==> flow/design.v <==
`timescale 1ns / 1ps
module Baudrate(
    input clk,
    input areset_n,
    input rst_n,
    input en,
    output tick_tx,
    output tick_rx
    );
    localparam CLK_FRQ  = 50_000_000;  
    localparam BAUDRATE = 9600;  
    localparam DIVISOR_tx = CLK_FRQ / BAUDRATE;
    localparam DIVISOR_rx = CLK_FRQ / (BAUDRATE * 16);
    reg [12:0] counter_tx;
    reg [9:0] counter_rx;
    always @(posedge clk or negedge areset_n)
    begin
        if(!areset_n)
            counter_tx <= 1'b0;
        else if(rst_n)
            counter_tx <= 1'b0;
        else begin
            if(en) begin
                if( counter_tx ==  DIVISOR_tx -1)
                counter_tx <= 1'b0;
            else
                counter_tx <= counter_tx + 1;
            end
        end                  
    end
    always @(posedge clk or negedge areset_n)
    begin
        if(!areset_n)
            counter_rx <= 1'b0;
        else if(rst_n)
            counter_rx <= 1'b0;
        else begin
            if(en) begin
                if( counter_rx ==  DIVISOR_rx -1)
                counter_rx <= 1'b0;
            else
                counter_rx <= counter_rx + 1;
            end
        end                  
    end
   assign tick_tx = (counter_tx ==  DIVISOR_tx -1);
   assign tick_rx = (counter_rx ==  DIVISOR_rx -1);
endmodule
`timescale 1ns / 1ps
module RX_FSM(
    input clk,
    input areset_n,rst_n,
    input rx_en,
    input baud_tick,
    input rx,
    output reg [7:0] data_out,
    output reg done,
    output reg busy,
    output reg baud_en,
    output reg error
    );
    localparam idle = 0, start = 1,
               data = 2, stop = 3;
    reg [1:0] current_state,next_state;  
    reg [3:0] s_reg, s_next;  
    reg [2:0] nbit_reg, nbit_next;
    reg [7:0] data_reg, data_next;
    reg rx_delay;
    wire start_detect;
    always @(posedge clk or negedge areset_n)
    begin
    if(!areset_n) 
        rx_delay <= 1'b1;
    else if(rst_n) 
        rx_delay <= 1'b1;
    else
         rx_delay <= rx;    
    end
    assign start_detect = rx_delay && !rx ;
    always @(posedge clk)
    begin
        if(!areset_n) begin
            current_state <= idle;  
            s_reg <= 4'b0;    
            nbit_reg <= 3'b0;
            data_reg <= 8'b0;
            data_out <= 8'b0;
            busy <= 0;
            baud_en <= 0;
        end
        else if(rst_n) begin
            current_state <= idle;  
            s_reg <= 4'b0;    
            nbit_reg <= 3'b0;
            data_reg <= 8'b0;
            data_out <= 8'b0;
            busy <= 0;
            baud_en <= 0;
        end
        else begin
            current_state <= next_state;
            s_reg <= s_next;
            nbit_reg <= nbit_next;
            data_reg <= data_next;    
            busy <= (next_state != idle);
            baud_en <= (next_state != idle);
            if (done)
                data_out <= data_reg;
        end
    end
    always @(*)
    begin
        next_state = current_state ;
        s_next = s_reg;    
        nbit_next = nbit_reg;
        data_next = data_reg; 
        done = 1'b0;
        error = 1'b0;
        case(current_state) 
            idle: begin
                s_next = 4'b0;
                nbit_next = 3'b0;
                if(start_detect && rx_en) begin 
                    next_state = start;         
                end              
            end
            start: begin
                if(baud_tick) begin  
                    if(s_reg == 7) begin
                        next_state = data;
                        s_next = 4'b0;
                   end
                   else 
                      s_next = s_reg + 1; 
                end  
            end
            data: begin
                if(baud_tick) begin
                    if(s_reg == 15) begin 
                        data_next[nbit_reg] = rx;
                        s_next = 4'b0;
                        if(nbit_reg == 7) begin
                            next_state = stop;
                            nbit_next = 0;
                        end
                        else
                            nbit_next = nbit_reg + 1;    
                    end 
                    else
                        s_next = s_reg + 1;           
                end
            end
            stop: begin
                if(baud_tick) begin
                    if(s_reg == 15) begin 
                        if(rx) begin 
                            done = 1'b1;
                            next_state = idle;
                            s_next = 0;
                            nbit_next = 0;
                        end
                        else begin
                            error = 1;
                            next_state = idle;
                        end    
                    end
                    else
                        s_next = s_reg + 1;    
                end
            end
            default: next_state = idle; 
        endcase
    end
endmodule
`timescale 1ns / 1ps
module TX_FSM(
    input clk,
    input areset_n,rst_n,
    input [7:0] data_in,
    input tx_en,
    input baud_tick,
    output reg busy,
    output reg done,
    output tx 
    );
    localparam idle = 0, start = 1,
               data = 2, stop = 3;
    reg [1:0] current_state, next_state;
    reg [2:0] nbit_reg,nbit_next;
    reg tx_reg,tx_next;
    always @(posedge clk or negedge areset_n)
    begin
        if(!areset_n) begin
            current_state <= idle;
            tx_reg <= 1'b1;
            nbit_reg <= 3'b0;
        end
        else if(rst_n) begin
            current_state <= idle;
            tx_reg <= 1'b1;
            nbit_reg <= 3'b0;
        end
        else begin
            current_state <= next_state;  
            tx_reg <= tx_next;
            nbit_reg <= nbit_next;
        end          
    end
    always @(*)
    begin
        next_state = current_state;
        tx_next = tx_reg;
        nbit_next = nbit_reg;
        done = 0;
        busy = 0;
        case(current_state)
            idle : begin
                tx_next = 1'b1;
                nbit_next = 3'b0;
                if(tx_en) begin
                    next_state = start;  
                    busy = 1;
                end    
                else
                    next_state = idle;   
            end 
            start : begin
                tx_next = 1'b0;  
                busy = 1;
                if(baud_tick) begin                   
                    next_state = data;  
                end                 
                else
                 next_state = start;
            end
            data: begin
                tx_next = data_in[nbit_reg];
                busy = 1'b1;
                if(baud_tick) begin                
                    if(nbit_reg == 7) 
                        next_state = stop;
                    else
                        nbit_next = nbit_reg + 1;             
                end     
            end  
            stop: begin
                tx_next = 1'b1;
                busy = 1;
                if(baud_tick) begin
                    next_state = idle;
                    done = 1;
                    busy = 0;  
                end 
                else begin
                    next_state = stop;
                    done = 0;
                end                           
            end        
            default: begin
                next_state = idle; 
             end   
        endcase
    end
  assign tx = tx_reg;
endmodule
`timescale 1ns / 1ps
module UART(
    input clk,
    input areset_n,
    input rst_n,
    input [7:0] data_in,
    input tx_en,
    output tx_busy,
    output tx_done,
    output tx,
    input rx_en,
    input rx,
    output  [7:0] data_out,
    output rx_busy,
    output rx_done,
    output  rx_error 
    );
    wire ticktx_done;
    wire tickrx_done;
    wire baud_en;
    Baudrate Baud_uut(
        .clk(clk),
        .areset_n(areset_n),
        .rst_n(rst_n),
        .en(tx_en || (rx_en && baud_en)),
        .tick_tx(ticktx_done),
        .tick_rx(tickrx_done)
    );
    TX_FSM TX_uut(
        .clk(clk),
        .areset_n(areset_n),
        .rst_n(rst_n),
        .tx_en(tx_en),
        .data_in(data_in),
        .baud_tick(ticktx_done),
        .busy(tx_busy),
        .done(tx_done),
        .tx(tx)
    );   
    RX_FSM RX_uut(
        .clk(clk),
        .areset_n(areset_n),
        .rst_n(rst_n),
        .rx_en(rx_en),
        .baud_tick(tickrx_done),
        .rx(rx),
        .data_out(data_out),
        .busy(rx_busy),
        .done(rx_done),
        .baud_en(baud_en),
        .error(rx_error)
    );  
endmodule
# Tool chain data of UART
# What the tools print for UART, step after step.
# Line numbers count from 1 in the design file above.
# Operators: Yosys type, input widths -> output width; for muxes data width and select width s.
# Library cell names are shortened.
# Not given: --
[inputs]
design = "UART"
clk_port = "clk"
lib = "sky130hd"
lib_corner = "tt_025C_1v80"

# Word-level counts
# Yosys after proc, flatten, opt, wreduce and memory -nomap, before mapping. Memory bits, and registers merged into a memory's read port (data or address), are not among the register bits. Print and check cells are not counted.
[op_classes]
addsub = 6
eq_ne = 23
n_shift = 3
n_mux = 60
bitwise = 6
reduce_and_logical = 21
[ops]
columns = ["op", "count"]
rows = [
  ["$mux 13", 3],
  ["$mux 10", 3],
  ["$mux 4", 7],
  ["$mux 3", 9],
  ["$mux 2", 13],
  ["$mux 8", 3],
  ["$pmux 4 s4", 1],
  ["$pmux 2 s4", 2],
  ["$add 13x1->13 const B", 1],
  ["$eq 13x13->1 const B", 1],
  ["$mux 1", 12],
  ["$add 10x1->10 const B", 1],
  ["$eq 10x9->1 const B", 1],
  ["$ne 3x3->1 const B", 3],
  ["$reduce_or 3->1", 3],
  ["$pmux 3 s3", 1],
  ["$shift 1x4->8", 1],
  ["$shift 1x4->8 const A", 1],
  ["$eq 2x2->1 const B", 4],
  ["$ne 2x2->1 const B", 4],
  ["$reduce_or 2->1", 4],
  ["$shiftx 8x3->1", 1],
  ["$and 8x8->8", 1],
  ["$or 8x8->8", 1],
  ["$not 8->8", 1],
  ["$ne 2x1->1 const B", 3],
  ["$add 3x1->3 const B", 2],
  ["$eq 3x3->1 const B", 2],
]
# Other operator kinds: 19; their cells: 30.
[bits]
regBits = 56
output_inout_bits = 14
elab_cells = 131

# Depth
# Yosys ltp: most cells in a row. Word level: on the elaborated netlist, between registers, memories and ports. Mapped: between sequential cells and ports; inverters and the memories' decode and read muxes count.
[logic_depth]
depth_word = 8
ABC_AREA = 0
ltp_mapped = 8
depth_no_buf = 7

# Synthesis result
# The flow's flattened synthesis, as Yosys stat reports it; memories are mapped. The netlist is that of the ABC_AREA named above (0 if unset); the other value can give another one.
# The area totals of this step are shown rounded.
[by_type]
columns = ["cell_type", "count", "area_total_um2"]
rows = [
  ["dfrtp_1", 29, 725.696],
  ["dfxtp_1", 30, 600.576],
  ["nand2_1", 43, 161.405],
  ["nand3_1", 29, 145.139],
  ["nor2_1", 36, 135.13],
  ["ha_1", 10, 125.12],
  ["a21oi_1", 21, 105.101],
  ["o21ai_0", 19, 95.091],
  ["xor2_1", 10, 87.584],
  ["dfstp_2", 3, 78.826],
  ["nand4_1", 10, 62.56],
  ["mux2i_1", 6, 60.058],
  ["clkbuf_1", 13, 48.797],
  ["inv_1", 13, 48.797],
  ["a21o_1", 6, 45.043],
  ["mux4_2", 2, 45.043],
  ["and3_1", 7, 43.792],
  ["xnor2_1", 5, 43.792],
]
# Not listed: further types 37, cells in them 74.
[synth_totals]
stdcells = 366
synth_area_um2 = 3230
sequential_area_um2 = 1410
flip_flops = 62
n_buf = 16
# The figures by module come from a second, unflattened synthesis with its own total; it is not the netlist above.
[unflattened]
cells_unflattened = 349
area_unflattened_um2 = 3310
# Each row is one instance without its submodules.
[by_module]
columns = ["module", "instances", "cells", "mod_area_um2", "mod_seq_area_um2"]
rows = [
  ["RX_FSM", 1, 170, 1570, 627],
  ["Baudrate", 1, 135, 1270, 576],
  ["TX_FSM", 1, 43, 455, 203],
  ["UART", 1, 1, 7.5, 0.0],
]

# Worst setup path after synthesis
# Source: OpenSTA report_checks on the synthesized netlist (no wires, ideal clock, input and output delay 20% of the period each), path of least setup slack; recovery checks are left aside. Register names are those of the netlist, which keeps one name where synthesis merged equal registers.
[synth_timing]
kind = "reg-to-output"
from = "reg Baud_uut.counter_tx[3]"
to = "out tx_busy"
tclk_ps = 3540
out_delay_ps = 708
t_first_pin_ps = 0
t_arrival_ps = 1843
t_required_ps = 2832
setup_slack_ps = 989
delay_ps = 1843
path_stages = 6
period_less_setup_slack_ps = 2551
# "delay_ps" = arrival - input delay + setup time.
# At an output port there is no setup time.
# "path_stages": output pins that drive a net of the path, with the launching flip-flop's if there is one; two outputs of one cell count as two.
# "period_less_setup_slack_ps" = period - worst setup slack (recovery checks aside). The figure is calculated, with input and output delays left at 20% of the set period.
# The rows between start and end are the longest chain of elaborated cells between them; the timing report does not say that the signal goes this way. Where chains are equally long, one stands for them.
# A line is the first line of the expression or statement that the cell stems from. Yosys adds cells for indexed reads and writes and turns some case tables into memories.
# At most two assigning lines are given for a register; there are more.
[synth_between]
path_cell_list = "dfrtp_1 > or4_1 > nor4_2 > buf_4 > and2_1 > o21ai_0"
elab_chain_cells = 3
cone_cells = 3
[synth_lines]
columns = ["item", "line_no", "text"]
rows = [
  ["from (decl)", 14, "reg [12:0] counter_tx;"],
  ["from (assign)", 19, "counter_tx <= 1'b0;"],
  ["from (assign)", 27, "counter_tx <= counter_tx + 1;"],
  ["$eq 13x13->1", 46, "assign tick_tx = (counter_tx ==  DIVISOR_tx -1);"],
  ["$mux 1", 249, "if(baud_tick) begin"],
  ["$pmux 1 s3", 216, "case(current_state)"],
  ["to (decl)", 273, "output tx_busy,"],
]
# Nets of the timed path that keep an RTL name, with a line that drives or declares them; the list need not be complete.
[synth_named_nets]
columns = ["net", "line_no"]
rows = [
  ["tx_done", 216],
]

# Timing after layout
# From the final timing report of record 1: the path of least setup slack in the routed layout; clock arrival at registers is part of the times.
# The report prints the path's times to 10 ps; the period is as set.
[layout_timing]
kind = "reg-to-output"
from = "reg Baud_uut.counter_tx[3]"
to = "out tx_busy"
tclk_ps = 2550
out_delay_ps = 510
t_first_pin_ps = 330
t_arrival_ps = 1920
t_required_ps = 2040
setup_slack_ps = 120
path_stages = 7
# The rows between start and end are the longest chain of elaborated cells between them; the timing report does not say that the signal goes this way. Where chains are equally long, one stands for them.
# At most two assigning lines are given for a register; there are more.
[layout_between]
path_cell_list = "dfrtp_1 > or4_4 > nor4_2 > buf_4 > and2_4 > o21ai_0 > buf_2"
elab_chain_cells = 3
cone_cells = 3
[layout_lines]
columns = ["item", "line_no", "text"]
rows = [
  ["from (decl)", 14, "reg [12:0] counter_tx;"],
  ["from (assign)", 19, "counter_tx <= 1'b0;"],
  ["from (assign)", 27, "counter_tx <= counter_tx + 1;"],
  ["$eq 13x13->1", 46, "assign tick_tx = (counter_tx ==  DIVISOR_tx -1);"],
  ["$mux 1", 249, "if(baud_tick) begin"],
  ["$pmux 1 s3", 216, "case(current_state)"],
  ["to (decl)", 273, "output tx_busy,"],
]

# Below are 2 stored runs of the flow (Yosys, OpenROAD; platform sky130hd) on UART, each with its settings and what was measured, unordered. Constraints: input delay and output delay 20% of the set period each, output load 0.01 pF.
# "timing.achieved_period_ps": clock period set for the run, less the worst setup slack. It is reckoned from that one timing run; input and output delays stay at 20% of the period that was set.
# Values from the reports are rounded here.

[[run]]
name = "record 1"
[run.settings]
period_ns = 2.55
CORE_UTILIZATION = 21
SETUP_SLACK_MARGIN = 0.02
PLACE_DENSITY_LB_ADDON = 0.02
CORE_MARGIN = 9
CELL_PAD_IN_SITES_GLOBAL_PLACEMENT = 3
GPL_ROUTABILITY_DRIVEN = 0
CTS_CLUSTER_SIZE = 73
MIN_ROUTING_LAYER = "met2"
CAP_MARGIN = 20
SLEW_MARGIN = 20
[run.results]
synthesis_area_um2 = 3230
timing.achieved_period_ps = 2426
timing.hold.ws_ps = 455
ws_setup_ps = 124
final_die_area_um2 = 20200
post_route_util_frac = 0.291

[[run]]
name = "record 2"
[run.settings]
period_ns = 3.82
CORE_UTILIZATION = 15
PLACE_DENSITY_LB_ADDON = 0.28
CORE_ASPECT_RATIO = 1.32
CORE_MARGIN = 5
GPL_ROUTABILITY_DRIVEN = 0
CAP_MARGIN = 30
SLEW_MARGIN = 20
[run.results]
synthesis_area_um2 = 3230
timing.achieved_period_ps = 3352
timing.hold.ws_ps = 454
ws_setup_ps = 468
final_die_area_um2 = 24600
post_route_util_frac = 0.197
